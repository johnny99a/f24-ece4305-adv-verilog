==> flow/design.v <==
`timescale 1ns / 1ps
module delayed_debouncer(
        input logic sw,
        input logic reset,
        input logic clk,  
        output logic db
    );
    logic m_tick;
    mod_m_counter #(.M(1)) ticker (          
                    .clk(clk),
                    .reset(reset),  
                    .q(),
                    .max_tick(m_tick)
    );
    typedef enum {zero, wait1_1, wait1_2, wait1_3, one, wait0_1, wait0_2, wait0_3} state_type;
    state_type state_reg, state_next;
    always_ff @(posedge clk, posedge reset)
        if(reset)
            state_reg <= zero;
        else
            state_reg <= state_next;
    always_comb
    begin
        case(state_reg)
            zero:
                    if(sw)
                        state_next = wait1_1;
                    else
                        state_next = zero;
            wait1_1:
                    if(sw)
                        if(m_tick)
                            state_next = wait1_2;
                        else
                            state_next = wait1_1;
                    else
                        state_next = zero;
            wait1_2:
                     if(sw)
                        if(m_tick)
                            state_next = wait1_3;
                        else
                            state_next = wait1_2;
                    else
                        state_next = zero;                   
            wait1_3:
                     if(sw)
                        if(m_tick)
                            state_next = one;
                        else 
                            state_next = wait1_3;
                    else
                        state_next = zero;    
            one:
                    if(~sw)
                        state_next = wait0_1;
                    else
                        state_next = one;
            wait0_1:
                    if(~sw)
                        if(~m_tick)
                            state_next = wait0_1;
                        else
                            state_next = wait0_2;
                    else
                        state_next = one;
            wait0_2:
                     if(~sw)
                        if(~m_tick)
                            state_next = wait0_2;
                        else 
                            state_next = wait0_3;
                    else
                        state_next = one;                   
            wait0_3:
                     if(~sw)
                        if(~m_tick)
                            state_next = wait0_3;
                        else
                            state_next = zero;
                    else
                        state_next = one; 
            default: state_next = zero;
        endcase
    end
    assign db = (   (state_reg == one) || 
                    (state_reg == wait0_1) || 
                    (state_reg == wait0_2) || 
                    (state_reg == wait0_3));
endmodule
`timescale 1ns / 1ps
module mod_m_counter
    #(parameter M = 10)
    (
        input logic clk, reset,
        output logic [N - 1:0] q,
        output logic max_tick
    );
    localparam N = $clog2(M);  
    logic [N - 1:0] r_next, r_reg;
    always_ff @(posedge clk, posedge reset)
    begin
        if(reset)
            r_reg <= 0;
        else
            r_reg <= r_next;
    end
    assign r_next = (r_reg == (M - 1))? 0: r_reg + 1;
    assign q = r_reg;    
    assign max_tick = (r_reg == M - 1) ? 1'b1: 1'b0;
endmodule
Reports on delayed_debouncer
The steps from the RTL of delayed_debouncer to its reports follow in flow order. Lines are those of the file above, counted from 1. Cell names lack the library's common part. Not given: n/a

Top: delayed_debouncer. Clock input: clk. Library: sky130hd. Timing corner: tt_025C_1v80.

Word-level counts
Yosys after proc, flatten, opt, wreduce and memory -nomap, before mapping. Enables and synchronous resets that opt folds into registers are not counted as muxes. Memory bits, and registers merged into a memory's read port (data or address), are not among the register bits. Print and check cells are not counted.

For register bits after elaboration the number is 5. For input port bits the number is 3. Output and inout bits: 1. Under cells after elaboration stands 32.

The entry for add/subtract/negate cells reads 1. The figure for eq/ne operators is 7. Under multiplexer cells stands 17. For reductions and logical operators the number is 5.

Operators by type and width (count): logical NOT 32 bit (1); parallel mux 3 bit (select 8 bit) (1); 2-to-1 mux 2 bit (7); == test 3 bit with constant B (4); 2-to-1 mux 3 bit (4); == test 3 x 2 -> 1 bit with constant B (2); 2-to-1 mux 1 bit (5); logical OR 1 bit (3); == test 3 x 1 -> 1 bit with constant B (1); adder 2 x 1 -> 2 bit with constant B (1); logical NOT 2 bit (1).

Depth
Longest topological path by Yosys (ltp), each cell counted once; first at word level (registers and memories cut), then after technology mapping (sequential cells cut; the memories' decode and read muxes count).

For depth after elaboration the number is 5. ABC_AREA: 1. The figure for gate-level depth with buffers is 5. Under depth with buffers taken out stands 5.

Synthesis result
Source: synth_stat.txt of the flow (Yosys; design flattened, memories mapped). It holds for the ABC_AREA given above (unset counts as 0); a run with the other value may have another netlist.

Cell types: dfrtp_1 (count 9, total area 225.216 um^2); nand2_1 (count 12, total area 45.043 um^2); nand3_1 (count 8, total area 40.038 um^2); ha_1 (count 3, total area 37.536 um^2); dfstp_2 (count 1, total area 26.275 um^2); nor2_1 (count 6, total area 22.522 um^2); buf_6 (count 1, total area 11.261 um^2); inv_1 (count 3, total area 11.261 um^2); nor2_4 (count 1, total area 11.261 um^2); a21oi_1 (count 2, total area 10.01 um^2); inv_2 (count 2, total area 7.507 um^2).

For cell count the number is 48. For mapped area the number is 447.9 um^2. Under area of sequential cells stands 251.5 um^2. For flip-flops the number is 10. The figure for buffers is 1.

Path before layout
Path of least setup slack by OpenSTA after synthesis, without wires, with an ideal clock, recovery checks aside; 20% of the period is set as input and as output delay. Where synthesis merged equal registers, the netlist keeps one of their names.

Path kind: reg-to-reg. Start: register ticker.r_reg[0]. End: register state_reg. Clock period: 1.17 ns. Under setup time stands 0.118 ns. The figure for launch time at the first pin is 0.000 ns. Data arrival time: 0.857 ns. For required time the number is 1.052 ns. Setup slack: 0.195 ns. For path delay the number is 0.975 ns. Driving pins on the path: 6. For path buffers the number is 0. The figure for synthesis period reached is 0.975 ns.

"path delay" = arrival - input delay + setup time. "driving pins on the path": output pins that drive a net of the path, with the launching flip-flop's if there is one; two outputs of one cell count as two. "synthesis period reached" is the clock period less the worst setup slack; recovery checks do not enter. This is arithmetic on one report: input and output delays are still those of the set period (20% each). Where an end lacks its bit number, it is one bit of the signal, or one of the new flip-flops if synthesis recoded a state register. The rows between start and end are the longest chain of elaborated cells between them; the timing report does not say that the signal goes this way. Where chains are equally long, one stands for them. A line is the first line of the expression or statement that the cell stems from. Yosys adds cells for indexed reads and writes and turns some case tables into memories.

Cells stage by stage: dfrtp_1 -> inv_1 -> ha_1 -> inv_2 -> a21oi_1 -> nor2_1. Under length of the longest elaborated chain stands 5. The figure for elaborated cells on any way between the ends is 15. Those cells by class: 14 x mux; 1 x reduce/logical.

RTL lines, path post-synthesis: from (decl) (RTL line 100) `logic [N - 1:0] r_next, r_reg;`; from (assign) (RTL line 104) `r_reg <= 0;`; from (assign) (RTL line 106) `r_reg <= r_next;`; logical NOT 2 bit (RTL line 110) `assign max_tick = (r_reg == M - 1) ? 1'b1: 1'b0;`; 2-to-1 mux 1 bit (RTL line 110); 2-to-1 mux 3 bit (RTL line 77) `if(~m_tick)`; 2-to-1 mux 3 bit (RTL line 76) `if(~sw)`; parallel mux 3 bit (select 8 bit) (RTL line 24) `case(state_reg)`; to (assign) (RTL line 19) `state_reg <= zero;`; to (assign) (RTL line 21) `state_reg <= state_next;`; to (decl) (RTL line 16) `state_type state_reg, state_next;`.

Worst path after layout
From the final timing report of flow run B: the path of least setup slack in the routed layout; clock arrival at registers is part of the times.

Path kind: reg-to-output. Start: register state_reg. End: output port db. Clock period: 1.31 ns. Output delay: 0.26 ns. The figure for launch time at the first pin is 0.27 ns. Data arrival time: 0.99 ns. For required time the number is 1.05 ns. Setup slack: 0.06 ns. Driving pins on the path: 4. For path buffers the number is 1.

Where an end lacks its bit number, it is one bit of the signal, or one of the new flip-flops if synthesis recoded a state register. The rows between start and end are the longest chain of elaborated cells between them; the timing report does not say that the signal goes this way. Where chains are equally long, one stands for them.

Cells stage by stage: dfrtp_1 -> nor2_1 -> nand2_1 -> buf_2. Under length of the longest elaborated chain stands 4. The figure for elaborated cells on any way between the ends is 7. Those cells by class: 4 x eq/ne; 3 x reduce/logical.

RTL lines, path after layout: from (decl) (RTL line 16) `state_type state_reg, state_next;`; from (assign) (RTL line 19) `state_reg <= zero;`; from (assign) (RTL line 21) `state_reg <= state_next;`; == test 3 bit (RTL line 86) `assign db = (   (state_reg == one) ||`; logical OR 1 bit x3 (RTL line 86); to (decl) (RTL line 6) `output logic db`.

Subject: delayed_debouncer on sky130hd, stored results

Hello all,

Below are 2 stored runs of the flow (Yosys, OpenROAD; platform sky130hd) on delayed_debouncer, each with its settings and what was measured, unordered. Constraints: input delay and output delay 20% of the set period each, output load 0.01 pF. By "reached clock period" is meant the clock period of the run minus its worst setup slack. This is arithmetic on one report: input and output delays are still those of the set period (20% each). "critical setup path time": the worst setup path's part of the clock period (all of it between registers, 20% less for each end at a port) less its slack. A launch clock that arrives late makes it longer, a capture clock that arrives late makes it shorter. "total power of the final layout" rests on the timing tool's default activity at the inputs, not on a simulated workload.

Flow run A has these settings: period_ns 1.52; CORE_UTILIZATION 64; PLACE_DENSITY_LB_ADDON 0.08; CORE_ASPECT_RATIO 1.1; TNS_END_PERCENT 25; GPL_TIMING_DRIVEN 0; CTS_CLUSTER_SIZE 20; CTS_CLUSTER_DIAMETER 361; CAP_MARGIN 20; CORE_MARGIN 2; SLEW_MARGIN 20. Outcome: no results, floorplanning failed with PDN-0185.

Flow run B has these settings: period_ns 1.31; CORE_UTILIZATION 22; SETUP_SLACK_MARGIN 0.29; PLACE_DENSITY_LB_ADDON 0.08; CELL_PAD_IN_SITES_GLOBAL_PLACEMENT 0; TNS_END_PERCENT 45; ABC_AREA 1; GPL_TIMING_DRIVEN 1; GPL_ROUTABILITY_DRIVEN 0; MAX_ROUTING_LAYER met4; CAP_MARGIN 20; CORE_MARGIN 2; SLEW_MARGIN 20. The setup TNS comes to 0.000 ns. The setup slack of the critical path stands at 0.059 ns. The reached clock period is 1.251 ns. For the standard-cell area after layout the run shows 603.1 um^2. For the total die area the run shows 2412.8 um^2. The total power of the final layout is 699.9 µW. The critical setup path time reads 0.99 ns. Kind of the worst setup path: reg-to-output. The measured chip area in the Yosys report is 447.9 um^2. The post-route utilization comes to 31.1%.

Thanks
