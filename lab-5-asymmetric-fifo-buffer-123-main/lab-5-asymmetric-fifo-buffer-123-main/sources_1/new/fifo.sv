==> flow/design.v <==
`timescale 1ns / 1ps
module fifo
    #(parameter ADDR_WIDTH = 3, DATA_WIDTH = 8)
    (
        input logic clk, reset,
        input logic wr, rd,
        input logic [(DATA_WIDTH * 2) - 1:0] w_data,     
        output logic [DATA_WIDTH - 1:0] r_data,
        output logic full, empty
    );
    logic [ADDR_WIDTH - 1: 0] w_addr, r_addr;
    reg_file #(.ADDR_WIDTH(ADDR_WIDTH), .DATA_WIDTH(DATA_WIDTH))
        r_file_unit (.w_en( wr & ~full), .*);
    fifo_ctrl #(.ADDR_WIDTH(ADDR_WIDTH))
        ctrl_unit (.*);
endmodule
`timescale 1ns / 1ps
module fifo_ctrl
    #(parameter ADDR_WIDTH = 3)
    (
        input logic clk, reset,
        input logic wr, rd,
        output logic full, empty,
        output logic [ADDR_WIDTH - 1: 0] w_addr,
        output logic [ADDR_WIDTH - 1: 0] r_addr
    );
    logic [ADDR_WIDTH - 1: 0] wr_ptr, wr_ptr_next;
    logic [ADDR_WIDTH - 1: 0] rd_ptr, rd_ptr_next;
    logic full_next;
    logic empty_next;
    always_ff @(posedge clk, posedge reset)
    begin
        if (reset)
        begin
            wr_ptr <= 0;
            rd_ptr <= 0;
            full <= 1'b0;
            empty <= 1'b1;
        end
        else
        begin
            wr_ptr <= wr_ptr_next;
            rd_ptr <= rd_ptr_next;
            full <= full_next;
            empty <= empty_next;
        end
    end
    always_comb
    begin
        wr_ptr_next = wr_ptr;
        rd_ptr_next = rd_ptr;
        full_next = full;
        empty_next = empty;
        unique case({wr, rd})
            2'b01:   
            begin
                if (~empty)
                begin
                    rd_ptr_next = rd_ptr + 1;
                    full_next = 1'b0;
                    if (rd_ptr_next == wr_ptr)  
                        empty_next = 1'b1;
                end
            end
            2'b10:   
            begin
                if (~full)
                begin
                    wr_ptr_next = wr_ptr + 2;    
                    empty_next = 1'b0;
                    if (wr_ptr_next == rd_ptr || wr_ptr_next == rd_ptr - 1)
                        full_next = 1'b1;
                end
            end
            2'b11:   
            begin    
                if (~full)
                begin
                    wr_ptr_next = wr_ptr + 2;
                    empty_next = 1'b0;
                    if (wr_ptr_next == rd_ptr || wr_ptr_next == rd_ptr - 1)
                        full_next = 1'b1;
                end
                if (~empty)
                    rd_ptr_next = rd_ptr + 1;
            end
            default: ;  
        endcase       
    end
    assign w_addr = wr_ptr;
    assign r_addr = rd_ptr;
endmodule
`timescale 1ns / 1ps
module reg_file
    #(parameter ADDR_WIDTH = 3, DATA_WIDTH = 8)
    (
        input logic clk,
        input logic w_en,
        input logic [ADDR_WIDTH - 1: 0] r_addr,          
        input logic [ADDR_WIDTH - 1: 0] w_addr,          
        input logic [(DATA_WIDTH * 2) - 1: 0] w_data,    
        output logic [DATA_WIDTH - 1: 0] r_data
    );
    logic [DATA_WIDTH - 1: 0] memory [0: 2 ** ADDR_WIDTH - 1];
    always_ff @(posedge clk)
    begin
        if (w_en)
        begin
            memory[w_addr + 1] <= w_data[DATA_WIDTH - 1: 0];
            memory[w_addr] <= w_data[(DATA_WIDTH * 2) - 1: DATA_WIDTH];
        end
    end
    assign r_data = memory[r_addr];
endmodule
Step by step through the tools: fifo
Tool output for the design above, in the order of the flow.
Lines are those of the file above, counted from 1.
Operators carry their Yosys type and port widths (W data, S select, Z words).
Library cell names are shortened.
Not given: -
- top module: fifo
- clock: clk
- cell library: sky130hd
- timing corner: tt_025C_1v80

Word-level counts
Counts by Yosys on the flattened word-level netlist (proc, flatten, opt, wreduce; memories kept). Register bits leave out memories and registers merged into their read ports (data or address). Print and check cells are left out.
Yosys's memory passes give these memory sizes; they may raise the number of words (mostly to a power of two), join words into wider ones and drop unused or constant bits.
- noted add/subtract/negate cells: 4
- noted equality and inequality tests: 9
- muxes and demuxes: 17
- noted bitwise gates (word level): 2
- reduce/logical cells: 10
- operators with widths (cell ; count):
    $eq A3 B32 Y1 ; 1
    $mux W3 ; 6
    $mux W8 ; 2
    $reduce_and A2 Y1 ; 4
    $mux W1 ; 7
    $ne A2 B2 Y1 const B ; 3
    $add A3 B1 Y3 const B ; 2
    $eq A3 B3 Y1 ; 2
    $eq A2 B2 Y1 const B ; 2
    $reduce_bool A2 Y1 ; 2
    $reduce_or A2 Y1 ; 2
    $sub A3 B1 Y4 const B ; 1
    $pmux W1 S2 ; 2
    $add A3 B2 Y3 const B ; 1
    $reduce_bool A3 Y1 ; 1
    $eq A2 B1 Y1 const B ; 1
    $and A1 B1 Y1 ; 1
    $logic_or A1 B1 Y1 ; 1
    $not A1 Y1 ; 1
- register bits: 8
- noted memory bits (writable): 64
- noted memory cells: 1
- input bits: 20
- output and inout port bits at 10
- memories (name ; depth ; bits a word ; read ports ; write ports ; RTL line ; source):
    r_file_unit.memory ; 8 ; 8 ; 1 ; 2 ; 104 ; logic [DATA_WIDTH - 1: 0] memory [0: 2 ** ADDR_WIDTH - 1];

Logic depth
Depth = most cells in a row (Yosys ltp): at word level without a register or memory, in the mapped netlist without a sequential cell, where the memories' decode and read muxes count.
- word-level depth at 6
- noted ABC_AREA: 0
- mapped depth: 7

Synthesis result
Source: synth_stat.txt of the flow (Yosys; design flattened, memories mapped). It holds for the ABC_AREA given above (unset counts as 0); a run with the other value may have another netlist.
- noted mapped cells: 138
- noted chip area (Yosys): 2950.3 sq um
- area of sequential cells: 2098.3 sq um
- flip-flop cells: 71
- buffer cells: 5
- cells by type (type ; count ; area in all (sq um)):
    edfxtp_1 ; 64 ; 1.92E+03
    mux4_1 ; 9 ; 236.477
    mux4_2 ; 7 ; 157.651
    dfrtp_1 ; 6 ; 150.144
    mux2_4 ; 7 ; 105.101
    ha_1 ; 6 ; 75.072
    xnor3_1 ; 2 ; 45.043
    xnor2_1 ; 5 ; 43.792
    dfstp_2 ; 1 ; 26.275
    and2_1 ; 4 ; 25.024
    buf_12 ; 1 ; 20.019
    inv_1 ; 5 ; 18.768
    a21oi_1 ; 3 ; 15.014
    buf_2 ; 3 ; 15.014
    nand2_1 ; 4 ; 15.014
    nor2b_1 ; 2 ; 12.512
    buf_6 ; 1 ; 11.261
    mux2_2 ; 1 ; 11.261
Not listed: further types 6, cells in them 7.
The figures by module come from a second, unflattened synthesis with its own total; it is not the netlist above.
- noted cell total of the unflattened synthesis: 254
- area (unflattened synthesis): 4082.7 sq um
Rows give one instance, submodules left out.
- by module (module ; instances ; cells ; area (sq um) ; seq. area (sq um)):
    reg_file ; 1 ; 213 ; 3657.3 ; 1921.8
    fifo_ctrl #(ADDR_WIDTH=3) ; 1 ; 40 ; 411.6 ; 176.4
    fifo ; 1 ; 1 ; 13.8 ; 0.0

Worst setup path after synthesis
Path of least setup slack by OpenSTA after synthesis, without wires, with an ideal clock, recovery checks aside; 20% of the period is set as input and as output delay. Where synthesis merged equal registers, the netlist keeps one of their names.
- kind: register to output
- from: reg ctrl_unit.rd_ptr[0]
- to: out r_data[0]
- noted period: 1.64 ns
- output delay: 0.328 ns
- time at the first pin: 0.000 ns
- arrival: 1.392 ns
- required time: 1.312 ns
- setup slack: -0.080 ns
- path delay at 1.392 ns
- driving pins on the path at 5
- noted period reached after synthesis: 1.72 ns
"path delay" is the arrival time less input delay plus setup time.
A path that ends at an output port has no setup time.
"driving pins on the path": output pins that drive a net of the path, with the launching flip-flop's if there is one; two outputs of one cell count as two.
"period reached after synthesis" = period - worst setup slack (recovery checks aside). The figure is calculated, with input and output delays left at 20% of the set period.
Between the ends stands the longest chain of elaborated cells between them, by number of cells; it is not shown to be the way that was timed. Of several equally long chains one is given.
A line is the first line of the expression or statement that the cell stems from. Yosys adds cells for indexed reads and writes and turns some case tables into memories.
A memory read counts as a cell of the chain, while the word-level depth stops at memories.
- cell sequence: dfrtp_1 buf_6 buf_12 mux4_2 mux2_4
- cells in the longest elaborated chain at 1
- elaborated cells between the ends (all ways) at 1
- noted source lines of those cells: 1
- those cells by class: memory (1)
- RTL lines, path after synthesis (what ; RTL line ; source):
    start: declaration ; 28 ; logic [ADDR_WIDTH - 1: 0] rd_ptr, rd_ptr_next;
    start: assignment ; 36 ; rd_ptr <= 0;
    start: assignment ; 43 ; rd_ptr <= rd_ptr_next;
    $mem_v2 Z8 W8 ; 104 ; logic [DATA_WIDTH - 1: 0] memory [0: 2 ** ADDR_WIDTH - 1];
    end: declaration ; 8 ; output logic [DATA_WIDTH - 1:0] r_data,

Timing after layout
Path of least setup slack in the final report of entry A (OpenROAD, finished layout, wires in). Where an end is a register, its clock arrival counts in the times.
- kind: register to output
- from: reg ctrl_unit.rd_ptr[0]
- to: out r_data[1]
- noted period: 2.89 ns
- output delay: 0.58 ns
- time at the first pin: 0.33 ns
- arrival: 2.29 ns
- required time: 2.31 ns
- setup slack: 0.03 ns
- driving pins on the path at 5
Between the ends stands the longest chain of elaborated cells between them, by number of cells; it is not shown to be the way that was timed. Of several equally long chains one is given.
A memory read counts as a cell of the chain, while the word-level depth stops at memories.
- cell sequence: dfrtp_1 buf_4 mux4_1 mux2_4 clkdlybuf4s50_1
- cells in the longest elaborated chain at 1
- elaborated cells between the ends (all ways) at 1
- noted source lines of those cells: 1
- those cells by class: memory (1)
- RTL lines, path post-layout (what ; RTL line ; source):
    start: declaration ; 28 ; logic [ADDR_WIDTH - 1: 0] rd_ptr, rd_ptr_next;
    start: assignment ; 36 ; rd_ptr <= 0;
    start: assignment ; 43 ; rd_ptr <= rd_ptr_next;
    $mem_v2 Z8 W8 ; 104 ; logic [DATA_WIDTH - 1: 0] memory [0: 2 ** ADDR_WIDTH - 1];
    end: declaration ; 8 ; output logic [DATA_WIDTH - 1:0] r_data,

Record of 2 stored runs of the RTL-to-layout flow on fifo, platform sky130hd. The runs are unordered. Constraints: input delay and output delay 20% of the set period each, output load 0.01 pF.
"allowed time less slack (worst setup path)": the worst setup path's part of the clock period (all of it between registers, 20% less for each end at a port) less its slack. A launch clock that arrives late makes it longer, a capture clock that arrives late makes it shorter.
"overall power": no workload was simulated; the value follows from the tool's default switching activity.

Entry A

==> flow/run.sh <==
#!/bin/bash
# the make line also repeats the synthesis and layout settings of config.mk as NAME=value (left out here)
make -C /OpenROAD-flow-scripts/flow DESIGN_CONFIG=/design/flow/config.mk WORK_HOME=/design/flow/orfs CLKGATE_MAP_FILE= finish
==> flow/config.mk <==
export PLATFORM = sky130hd
export DESIGN_NAME = fifo
export DESIGN_NICKNAME = fifo
export VERILOG_FILES = /design/flow/design.v
export SDC_FILE = /design/flow/constraint.sdc
export NUM_CORES = 4
export LEC_CHECK = 0
export CAP_MARGIN = 10
export CORE_MARGIN = 2
export CORE_UTILIZATION = 21
export CTS_CLUSTER_DIAMETER = 336
export GPL_ROUTABILITY_DRIVEN = 0
export PLACE_DENSITY_LB_ADDON = 0.13
export SETUP_SLACK_MARGIN = -0.27
export SLEW_MARGIN = 20
==> flow/constraint.sdc <==
create_clock -name core_clock -period 2.89 [get_ports {clk}]
set_input_delay 0.5780 -clock core_clock [delete_from_list [all_inputs] [get_ports {clk}]]
set_output_delay 0.5780 -clock core_clock [all_outputs]
set_load 0.01 [all_outputs]

Measured in entry A:
- synthesized cell area: 2,950.3 sq um
- area inside the die boundary at 15,013.6 sq um
- standard-cell area after layout at 3,774.9 sq um
- setup slack of the worst path at 0.026 ns
- noted the overall power: 3.920 mW
- allowed time less slack (worst setup path): 2.29 ns
- kind of the worst setup path: register to output

Entry B

==> flow/run.sh <==
#!/bin/bash
# the make line also repeats the synthesis and layout settings of config.mk as NAME=value (left out here)
make -C /OpenROAD-flow-scripts/flow DESIGN_CONFIG=/design/flow/config.mk WORK_HOME=/design/flow/orfs CLKGATE_MAP_FILE= finish
==> flow/config.mk <==
export PLATFORM = sky130hd
export DESIGN_NAME = fifo
export DESIGN_NICKNAME = fifo
export VERILOG_FILES = /design/flow/design.v
export SDC_FILE = /design/flow/constraint.sdc
export NUM_CORES = 4
export LEC_CHECK = 0
export CAP_MARGIN = 35
export CORE_ASPECT_RATIO = 1.99
export CORE_MARGIN = 2
export CORE_UTILIZATION = 55
export CTS_CLUSTER_SIZE = 55
export GPL_TIMING_DRIVEN = 0
export PLACE_DENSITY_LB_ADDON = 0.05
export SETUP_SLACK_MARGIN = 0.24
export SLEW_MARGIN = 20
export TNS_END_PERCENT = 95
==> flow/constraint.sdc <==
create_clock -name core_clock -period 1.45 [get_ports {clk}]
set_input_delay 0.2900 -clock core_clock [delete_from_list [all_inputs] [get_ports {clk}]]
set_output_delay 0.2900 -clock core_clock [all_outputs]
set_load 0.01 [all_outputs]

Measured in entry B:
- synthesized cell area: 2,950.3 sq um
- area inside the die boundary at 6,001.3 sq um
- standard-cell area after layout at 3,868.7 sq um
- setup slack of the worst path at -0.843 ns
- noted the overall power: 8.454 mW
- allowed time less slack (worst setup path): 2.00 ns
- kind of the worst setup path: register to output
